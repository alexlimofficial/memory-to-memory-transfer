==> flow/design.v <==
module memoryB(DOutB, AddrB, WEB, DataInB, clock);
output [7:0]DOutB;
input [1:0]AddrB;
input WEB;
input [7:0]DataInB;
input clock;
reg [7:0]memB[0:3];
reg [7:0]DOutB;
always @ (posedge clock)
begin
    if(WEB)
    begin
        memB[AddrB] <= DataInB;
    end
    else
    begin
        DOutB <= memB[AddrB];
    end
end
endmodule
* From RTL to reports: memoryB
Tool output for the design above, in the order of the flow. Lines are those of the file above, counted from 1. Library cell names are shortened. The mark - stands for no value.
Design: design top memoryB, clock clock, standard-cell library sky130hd, library corner tt_025C_1v80

* Word level
Source: Yosys, flattened and elaborated, memories not mapped. Widths are those after wreduce; folded enables and synchronous resets count as part of the registers. Registers that Yosys merges into a memory's read port (data or address) are not register bits. Print and check cells do not count. Equal cells are merged and count once. Memory sizes are those after Yosys's memory passes, which may raise the word count (mostly to a power of two), join words into wider ones and drop unused or constant bits.
Word-level totals: output and inout port bits 8, memory cells 1, word-level cells 5, flip-flop bits (word level) 0, word width x clocked read ports 8, input port bits 12, RAM bits 32
Cells by class: mux-type cells 3, reduce/logical cells 1
Memory list:
- memB | words 4, width 8, read ports 1, write ports 1, line 7 | reg [7:0]memB[0:3];
Operators with widths (count):
- 2-to-1 mux 8 bit | 1
- 2-to-1 mux 2 bit | 1
- logical NOT 1 bit | 1
- 2-to-1 mux 1 bit | 1

* Longest topological paths
Depth = most cells in a row (Yosys ltp): at word level without a register or memory, in the mapped netlist without a sequential cell, where the memories' decode and read muxes count.
Logic depth: depth after elaboration 1, ABC_AREA 0, depth in mapped cells 2, depth with buffers taken out 1

* Mapped cells and area
Source: synth_stat.txt of the flow (Yosys; design flattened, memories mapped). It holds for the ABC_AREA given above (unset counts as 0); a run with the other value may have another netlist.
Cells by type (count):
- edfxtp_1 | 40
- mux4_2 | 6
- mux4_1 | 2
- and3b_2 | 2
- buf_6 | 1
- and3_2 | 1
- nor3b_1 | 1
- buf_2 | 1
- inv_1 | 1
Mapped netlist: buffer cells 2, cells in the netlist 55, sequential part of the area 1201.2 sq um, mapped area 1443.9 sq um, mapped flip-flops 40

* Timing after synthesis
Source: OpenSTA report_checks on the synthesized netlist (no wires, ideal clock, input and output delay 20% of the period each), path of least setup slack; recovery checks are left aside. Register names are those of the netlist, which keeps one name where synthesis merged equal registers.
Path post-synthesis: path type input to register, start point input AddrB[1], end point memory memB[0][0], path buffers 1, slack 0.774 ns, stages on the path 2, library setup time 0.385 ns, delay of the path 1.241 ns, period 2.52 ns, input delay 0.504 ns, arrival time 1.360 ns, period reached after synthesis 1.746 ns
"delay of the path" = arrival - input delay + setup time. "stages on the path" counts driving pins, that of a launching flip-flop among them; a cell with two outputs on the path counts twice. "period reached after synthesis" = period - worst setup slack (recovery checks aside). The figure is calculated, with input and output delays left at 20% of the set period. Between the ends stands the longest chain of elaborated cells between them, by number of cells; it is not shown to be the way that was timed. Of several equally long chains one is given. A line is the first line of the expression or statement that the cell stems from. Yosys adds cells for indexed reads and writes and turns some case tables into memories.
Between the ends, post-synthesis: cells stage by stage buf_2 nor3b_1, cells in the longest elaborated chain 1, elaborated cells on any way between the ends 1
Ends and longest elaborated chain, post-synthesis:
- start, declared | line 3 | input [1:0]AddrB;
- 2-to-1 mux 2 bit | line 11 | if(WEB)
- end, declared | line 7 | reg [7:0]memB[0:3];

* Worst path after layout
From the final timing report of flow run A: the path of least setup slack in the routed layout; clock arrival at registers is part of the times.
Path after layout: path type register to output, start point register DOutB[6], end point output DOutB[6], stages on the path 2, path buffers 1, arrival time 1.01 ns, slack 0.49 ns, period 1.88 ns
Between the ends, after layout: cells stage by stage edfxtp_1 dlygate4sd2_1, cells in the longest elaborated chain 0, elaborated cells on any way between the ends 0
Ends and longest elaborated chain, after layout:
- start, declared | line 2 | output [7:0]DOutB;
- end, declared | line 2

Hand-over note for memoryB

Measured results for memoryB: 2 stored runs of the Yosys and OpenROAD flow on sky130hd. The settings differ; the order carries no meaning. The constraints put input and output delay at 20% of the set period each and load the outputs with 0.01 pF.
By "period achieved" is meant the clock period of the run minus its worst setup slack. This is arithmetic on one report: input and output delays are still those of the set period (20% each).
"time on the worst setup path" is the time allowed to the run's worst setup path (the clock period less input and output delay, where it has them) less its slack. Clock arrival times count: a late capture clock shortens it, a late launch clock lengthens it.
"total design power" rests on the timing tool's default activity at the inputs, not on a simulated workload.

[flow run A] flow files
==> flow/run.sh <==
#!/bin/bash
# the make line also repeats the synthesis and layout settings of config.mk as NAME=value (left out here)
make -C /OpenROAD-flow-scripts/flow DESIGN_CONFIG=/design/flow/config.mk WORK_HOME=/design/flow/orfs CLKGATE_MAP_FILE= finish
==> flow/config.mk <==
export PLATFORM = sky130hd
export DESIGN_NAME = memoryB
export DESIGN_NICKNAME = memoryB
export VERILOG_FILES = /design/flow/design.v
export SDC_FILE = /design/flow/constraint.sdc
export NUM_CORES = 4
export LEC_CHECK = 0
export CAP_MARGIN = 20
export CORE_MARGIN = 2
export CORE_UTILIZATION = 40
export SETUP_SLACK_MARGIN = 0.44
export SLEW_MARGIN = 20
==> flow/constraint.sdc <==
create_clock -name core_clock -period 1.88 [get_ports {clock}]
set_input_delay 0.3760 -clock core_clock [delete_from_list [all_inputs] [get_ports {clock}]]
set_output_delay 0.3760 -clock core_clock [all_outputs]
set_load 0.01 [all_outputs]

[flow run A] result: area of the standard cells in the finished layout 1790.5 sq um; final setup TNS 0.000 ns; lowest setup slack 0.494 ns; total design power 1.551 mW; die size 4106.2 sq um; final design utilization 52.8 %; netlist area reported by Yosys 1443.9 sq um; time on the worst setup path 1.01 ns; worst setup path kind register to output; period achieved 1.386 ns; final worst hold slack 0.621 ns

[flow run B] flow files
==> flow/run.sh <==
#!/bin/bash
# the make line also repeats the synthesis and layout settings of config.mk as NAME=value (left out here)
make -C /OpenROAD-flow-scripts/flow DESIGN_CONFIG=/design/flow/config.mk WORK_HOME=/design/flow/orfs CLKGATE_MAP_FILE= finish
==> flow/config.mk <==
export PLATFORM = sky130hd
export DESIGN_NAME = memoryB
export DESIGN_NICKNAME = memoryB
export VERILOG_FILES = /design/flow/design.v
export SDC_FILE = /design/flow/constraint.sdc
export NUM_CORES = 4
export LEC_CHECK = 0
export ABC_AREA = 1
export CAP_MARGIN = 0
export CELL_PAD_IN_SITES_DETAIL_PLACEMENT = 1
export CORE_MARGIN = 2
export CORE_UTILIZATION = 51
export GPL_ROUTABILITY_DRIVEN = 0
export PLACE_DENSITY = 0.63
export SETUP_SLACK_MARGIN = 0.54
export SLEW_MARGIN = 20
==> flow/constraint.sdc <==
create_clock -name core_clock -period 3.03 [get_ports {clock}]
set_input_delay 0.6060 -clock core_clock [delete_from_list [all_inputs] [get_ports {clock}]]
set_output_delay 0.6060 -clock core_clock [all_outputs]
set_load 0.01 [all_outputs]

[flow run B] result: netlist area reported by Yosys 1586.5 sq um; time on the worst setup path 1.36 ns; worst setup path kind input to register; lowest setup slack 1.067 ns; total design power 0.9825 mW; period achieved 1.963 ns; final design utilization 62.0 %; die size 3573.1 sq um; area of the standard cells in the finished layout 1861.8 sq um; final setup TNS 0.000 ns; final worst hold slack 0.626 ns

End of note.
