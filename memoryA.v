==> flow/design.v <==
module memoryA(DOut1, AddrA, WEA, DataInA, clock);
output [7:0]DOut1;
input [2:0]AddrA;
input WEA;
input [7:0]DataInA;
input clock;
reg [7:0]memA[0:7];
reg [7:0]DOut1;
always @ (posedge clock)
begin
    if(WEA)
    begin
        memA[AddrA] <= DataInA;
    end
    else
    begin
        DOut1 <= memA[AddrA];
    end
end
endmodule
# Step by step through the tools: memoryA
# Tool output for the design above, in the order of the flow.
# Line numbers count from 1 in the design file above.
# Operators carry their Yosys type and port widths (W data, S select, Z words).
# Library cell names are shortened.
# Not given: --
# setup
top_module,memoryA
clk_port,clock
library,sky130hd
pvt_corner,tt_025C_1v80

# Elaborated design
# Yosys after proc, flatten, opt, wreduce and memory -nomap, before mapping. Enables and synchronous resets that opt folds into registers are not counted as muxes. Memory bits, and registers merged into a memory's read port (data or address), are not among the register bits. Print and check cells are not counted. Equal cells are merged and count once.
# Yosys's memory passes give these memory sizes; they may raise the number of words (mostly to a power of two), join words into wider ones and drop unused or constant bits.
# word_totals
ff_bits,0
ram_bits,64
clocked_rd_ports_x_width,8
memories,1
input_bits,13
word_cells,5
# classes
n_mux,3
reduce_and_logical,1
# memory_table
name,words,width,rd,wr,line,rtl
memA,8,8,1,1,7,reg [7:0]memA[0:7];
# ops
operator,count
$mux W8,1
$mux W3,1
$logic_not A1 Y1,1
$mux W1,1

# Logic depth
# Depth = most cells in a row (Yosys ltp): at word level without a register or memory, in the mapped netlist without a sequential cell, where the memories' decode and read muxes count.
# logic_depth
depth_word,1
abc_area,0
mapped_depth,6

# Netlist
# Source: synth_stat.txt of the flow (Yosys; design flattened, memories mapped). It holds for the ABC_AREA given above (unset counts as 0); a run with the other value may have another netlist.
# by_type
cell_type,count
edfxtp_1,72
mux4_1,8
mux2i_1,10
mux2_2,4
nor2_1,8
o22ai_1,4
buf_6,2
a311o_1,2
nand2b_1,3
a211o_1,2
a211oi_1,2
buf_2,3
nand2_1,4
nand3b_1,2
nor3_1,3
inv_1,3
mux2_1,1
a21oi_1,2
# Other cell types: 6; their cells: 6.
# synth_totals
mapped_cells,141
yosys_area_mm2,0.0028014
seq_area_mm2,0.0021621
ffs,72
buffers,7

# Worst setup path after synthesis
# Source: OpenSTA report_checks on the synthesized netlist (no wires, ideal clock, input and output delay 20% of the period each), path of least setup slack; recovery checks are left aside. Register names are those of the netlist, which keeps one name where synthesis merged equal registers.
# synth_timing
path_kind,input -> register
startpoint,in AddrA[2]
endpoint,mem memA[0][0]
period_ps,1920
in_delay_ps,384
setup_time_ps,383
launch_ps,384
arrival_time_ps,1519
t_required_ps,1537
slack_ps,18
delay_ps,1518
stages,4
path_buffers,2
synth_period_reached_ps,1902
# "delay_ps" is the arrival time less input delay plus setup time.
# "stages": output pins that drive a net of the path, with the launching flip-flop's if there is one; two outputs of one cell count as two.
# "synth_period_reached_ps" = period - worst setup slack (recovery checks aside). The figure is calculated, with input and output delays left at 20% of the set period.
# Between the ends stands the longest chain of elaborated cells between them, by number of cells; it is not shown to be the way that was timed. Of several equally long chains one is given.
# A line is the first line of the expression or statement that the cell stems from. Yosys adds cells for indexed reads and writes and turns some case tables into memories.
# synth_via
cell_sequence,buf_2 buf_2 nand2b_1 nor3_1
elab_chain_cells,1
cells_between,1
cone_classes,mux (1)
# synth_lines
element,line,rtl
"start, declared",3,input [2:0]AddrA;
$mux W3,11,if(WEA)
"end, declared",7,reg [7:0]memA[0:7];

# Timing after layout
# From the final timing report of flow run 2: the path of least setup slack in the routed layout; clock arrival at registers is part of the times.
# The report prints the path's times to 10 ps; the period is as set.
# layout_timing
path_kind,input -> register
startpoint,in AddrA[0]
endpoint,reg DOut1[0]
period_ps,2490
in_delay_ps,500
setup_time_ps,240
launch_ps,500
arrival_time_ps,2070
t_required_ps,2570
slack_ps,500
stages,4
path_buffers,2
# layout_via
cell_sequence,clkdlybuf4s50_1 buf_12 mux4_1 mux2_2
# layout_lines
element,line,rtl
"start, declared",3,input [2:0]AddrA;
"end, declared",2,output [7:0]DOut1;
# Chain of elaborated cells between the ends: none given.

# Measured results for memoryA: 2 stored runs of the Yosys and OpenROAD flow on sky130hd. The settings differ; the order carries no meaning. The constraints put input and output delay at 20% of the set period each and load the outputs with 0.01 pF.
# "achievedPeriod_ps" means the clock period less the worst setup slack. The figure is calculated, with input and output delays left at 20% of the set period.
# "worst_path_ps" means the part of the period allowed to the worst setup path (the constraints hold back 20% at inputs and 20% at outputs) less its slack; where the path has registers, the arrival times of their clocks count too.
# "power.total_uw" rests on the timing tool's default activity at the inputs, not on a simulated workload.
# "worst_path_ps" is given in steps of 10 ps.
# A setting shown as n/a is not set for that run.
# Among the results, n/a means that no value is shown for the run.
run,period_ns,CORE_UTILIZATION,SETUP_SLACK_MARGIN,PLACE_DENSITY,CORE_ASPECT_RATIO,CELL_PAD_IN_SITES_DETAIL_PLACEMENT,ABC_AREA,CTS_CLUSTER_SIZE,CTS_CLUSTER_DIAMETER,CAP_MARGIN,CORE_MARGIN,SLEW_MARGIN,CELL_PAD_IN_SITES_GLOBAL_PLACEMENT,TNS_END_PERCENT,MIN_ROUTING_LAYER,ys_area_mm2,total_die_area_mm2,post_route_util_pct,setup_worst_slack_ps,final_setup_tns_ps,power.total_uw,achievedPeriod_ps,worst_path_ps,worstPathKind
flow run 1,2.05,58,0.21,0.65,0.62,1,1,97,350,20,2,20,n/a,n/a,n/a,n/a,n/a,n/a,n/a,n/a,n/a,n/a,n/a,n/a
flow run 2,2.49,39,0.24,0.45,n/a,n/a,n/a,10,155,20,2,30,0,25,met2,0.0028014,0.0078774,50.2,505,0,2510,1985,1490,input -> register
# Flow run 1: not finished: clock tree synthesis ended with error DPL-0033
